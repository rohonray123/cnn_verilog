==> flow/design.v <==
module tfm # (
   parameter DATA_WIDTH=16
)(
   input clk,
   input rst,
   input en,
   input [DATA_WIDTH-1:0] sin_theta,
   input [DATA_WIDTH-1:0] cos_theta,
   input [DATA_WIDTH-1:0] data_re,
   input [DATA_WIDTH-1:0] data_im,
   output logic [DATA_WIDTH-1:0] out_re,
   output logic [DATA_WIDTH-1:0] out_im,
   output logic                  out_val
);
logic en_q;
logic [2*DATA_WIDTH-1:0] sin_re_c, sin_re_q;
logic [2*DATA_WIDTH-1:0] cos_re_c, cos_re_q;
logic [2*DATA_WIDTH-1:0] sin_im_c, sin_im_q;
logic [2*DATA_WIDTH-1:0] cos_im_c, cos_im_q;
logic [2*DATA_WIDTH-1:0] add_re_c;
logic [2*DATA_WIDTH-1:0] sub_im_c;
logic [DATA_WIDTH-1:0]   add_re_q;
logic [DATA_WIDTH-1:0]   sub_im_q;
assign sin_im_c = sin_theta*data_im;
assign sin_re_c = sin_theta*data_re;
assign cos_im_c = cos_theta*data_im;
assign cos_re_c = cos_theta*data_re;
assign add_re_c = sin_re_q - cos_im_q;
assign sub_im_c = sin_im_q + cos_re_q;
always_ff@(posedge clk) begin
   en_q <= en;
end
always_ff @(posedge clk, negedge rst) begin
   if (~rst) begin
      sin_re_q <= 'h0;
      cos_re_q <= 'h0;
      sin_im_q <= 'h0;
      cos_im_q <= 'h0;
   end else if (en) begin
      sin_re_q <= sin_im_c;
      cos_re_q <= sin_re_c;
      sin_im_q <= cos_im_c;
      cos_im_q <= cos_re_c;
   end
end
always_ff @(posedge clk, negedge rst) begin
   if (~rst) begin
      add_re_q <= 'h0;
      sub_im_q <= 'h0;
      out_val  <= 1'b0;
   end else if (en_q) begin
      add_re_q <= add_re_c[DATA_WIDTH-1:0];
      sub_im_q <= sub_im_c[DATA_WIDTH-1:0];
      out_val  <= 1'b1;
   end else
      out_val  <= 1'b0;
end
assign out_re = add_re_q;
assign out_im = sub_im_q;
endmodule
# Reports on tfm
# The steps from the RTL of tfm to its reports follow in flow order.
# Line numbers count from 1 in the design file above.
# Library cell names are shortened.
# Not given: n/a
# inputs
top_module	tfm
clk_port	clk
library	sky130hd
lib_corner	tt_025C_1v80

# Word level
# Counts by Yosys on the flattened word-level netlist (proc, flatten, opt, wreduce; memories kept). Register bits leave out memories and registers merged into their read ports (data or address); mux counts leave out enables and synchronous resets folded into registers. Print and check cells are left out. Cells with the same type and inputs are merged into one.
# op_classes
add_sub_neg	2
n_mul	4
div_mod_pow	0
n_cmp	0
equal	0
shift	0
mux	1
n_logic	0
n_reduce_logical	0
# ops
op	count
16-bit by 16-bit multiplier with 16-bit output	4
16-bit adder	1
16-bit subtractor	1
1-bit 2-to-1 mux	1
# word_totals
register_bits	98
latch_bits	0
mem_bits_rw	0
mem_bits_ro	0
clocked_rd_ports_x_width	0
n_memories	0
in_bits	67
out_inout_bits	33
word_cells	15

# Longest topological paths
# Depth = most cells in a row (Yosys ltp): at word level without a register or memory, in the mapped netlist without a sequential cell, where the memories' decode and read muxes count.
# logic_depth
depth_word	1
ABC_AREA	0
ltp_mapped	23
ltp_nobuf	21

# After synthesis
# Source: synth_stat.txt of the flow (Yosys; design flattened, memories mapped). It holds for the ABC_AREA given above (unset counts as 0); a run with the other value may have another netlist.
# types
cell	count	area_total_um2
fa_1	322	6.45E+03
ha_1	226	2.83E+03
dfrtp_1	97	2.43E+03
inv_1	498	1.87E+03
and2_1	278	1.74E+03
nand2_1	302	1.13E+03
xnor2_1	127	1.11E+03
mux2_2	42	472.954
clkbuf_1	100	375.36
a21oi_1	49	245.235
o21ai_0	49	245.235
nor2_1	59	221.462
xor2_1	24	210.202
a21o_1	24	180.173
o21a_1	19	142.637
a211oi_1	18	135.13
xnor3_1	4	90.086
o2111ai_1	9	78.826
# Other cell types: 42; their cells: 162.
# synth_totals
cell_count	2409
mapped_area_um2	21099.0
flip_flops	98

# Worst setup path after synthesis
# OpenSTA on the mapped netlist: ideal clock, no wires. The path of least setup slack (recovery checks aside). Input and output delay are each 20% of the period. Register names are those of the netlist, which keeps one name where synthesis merged equal registers.
# synth_timing
kind	input to register
from	in data_re[1]
to	reg cos_re_q[15]
period_ns	6.06
setup_ns	0.125
t_first_pin_ns	1.212
arrival_time_ns	6.343
setup_slack_ns	-0.408
path_delay_ns	5.256
driving_pins	19
period_less_setup_slack_ns	6.468
# "path_delay_ns" is the arrival time less input delay plus setup time.
# "driving_pins": output pins that drive a net of the path, with the launching flip-flop's if there is one; two outputs of one cell count as two.
# "period_less_setup_slack_ns" = period - worst setup slack (recovery checks aside). The figure is calculated, with input and output delays left at 20% of the set period.
# Between the ends stands the longest chain of elaborated cells between them, by number of cells; it is not shown to be the way that was timed. Of several equally long chains one is given.
# A line is the first line of the expression or statement that the cell stems from. Yosys adds cells for indexed reads and writes and turns some case tables into memories.
# synth_between
path_cell_list	clkbuf_1 clkbuf_1 nand2_1 fa_1 fa_1 fa_1 fa_1 inv_1 fa_1 inv_1 fa_1 inv_1 ha_1 a21o_1 a21oi_1 o21ai_0 a211oi_1 xnor2_1 mux2_2
elab_chain_cells	1
cone_cells	1
cone_lines	1
cone_classes	mul: 1
# synth_lines
item	line	text
from (decl)	9	input [DATA_WIDTH-1:0] data_re,
16-bit by 16-bit multiplier with 16-bit output	25	assign sin_re_c = sin_theta*data_re;
to (assign)	36	cos_re_q <= 'h0;
to (assign)	41	cos_re_q <= sin_re_c;

# Worst path after layout
# Path of least setup slack in the final report of run 1 (OpenROAD, finished layout, wires in). Where an end is a register, its clock arrival counts in the times.
# layout_timing
kind	input to register
from	in data_re[7]
to	reg cos_im_q[15]
period_ns	5.91
setup_ns	0.11
t_first_pin_ns	1.18
arrival_time_ns	6.19
setup_slack_ns	-0.05
driving_pins	18
# Between the ends stands the longest chain of elaborated cells between them, by number of cells; it is not shown to be the way that was timed. Of several equally long chains one is given.
# layout_between
path_cell_list	buf_4 buf_8 nand2_1 fa_1 inv_1 fa_1 inv_1 fa_1 fa_1 fa_1 fa_2 xor2_1 xnor2_1 xnor2_1 xnor2_1 xnor3_2 xnor2_2 mux2_4
elab_chain_cells	1
cone_cells	1
cone_lines	1
cone_classes	mul: 1
# layout_lines
item	line	text
from (decl)	9	input [DATA_WIDTH-1:0] data_re,
16-bit by 16-bit multiplier with 16-bit output	27	assign cos_re_c = cos_theta*data_re;
to (assign)	38	cos_im_q <= 'h0;
to (assign)	43	cos_im_q <= cos_re_c;

# 2 stored runs of tfm in the flow (synthesis by Yosys, layout by OpenROAD, sky130hd cells), in arbitrary order. Constraints: input delay and output delay 20% of the set period each, output load 0.01 pF.
# "achieved_clock_period_ns" = clock period - worst setup slack. The figure is calculated, with input and output delays left at 20% of the set period.
# "worst_setup_path_time_ns" = time allowed to the worst setup path (clock period - input delay - output delay, where it has them) - its slack; a late launch clock adds to it, a late capture clock takes from it.
# "power_uw": no workload was simulated; the value follows from the tool's default switching activity.
# Settings: . = not set for that run.
name,run 1,run 2
period_ns,5.91,11.4
CORE_UTILIZATION,60,61
PLACE_DENSITY_LB_ADDON,0.02,.
HOLD_SLACK_MARGIN,0.15,.
TNS_END_PERCENT,65,65
GPL_TIMING_DRIVEN,0,0
GPL_ROUTABILITY_DRIVEN,0,0
CTS_CLUSTER_DIAMETER,68,.
CAP_MARGIN,40,20
MAX_ROUTING_LAYER,met4,.
CORE_MARGIN,2,3
SLEW_MARGIN,20,35
SETUP_SLACK_MARGIN,.,1.53
ABC_AREA,.,0
MIN_ROUTING_LAYER,.,met1
ys_area_um2,21099.0,21099.0
die_area_um2,36681.8,36856.3
finalCellArea_um2,24992.7,22863.2
utilization_frac,0.722,0.677
worst_setup_slack_ns,-0.047,2.137
tns_setup_ns,-0.069,0.000
hold_worst_slack_ns,0.425,0.430
power_uw,15249,6795
achieved_clock_period_ns,5.957,9.263
worst_setup_path_time_ns,4.77,6.98
worst_path_kind,input to register,input to register
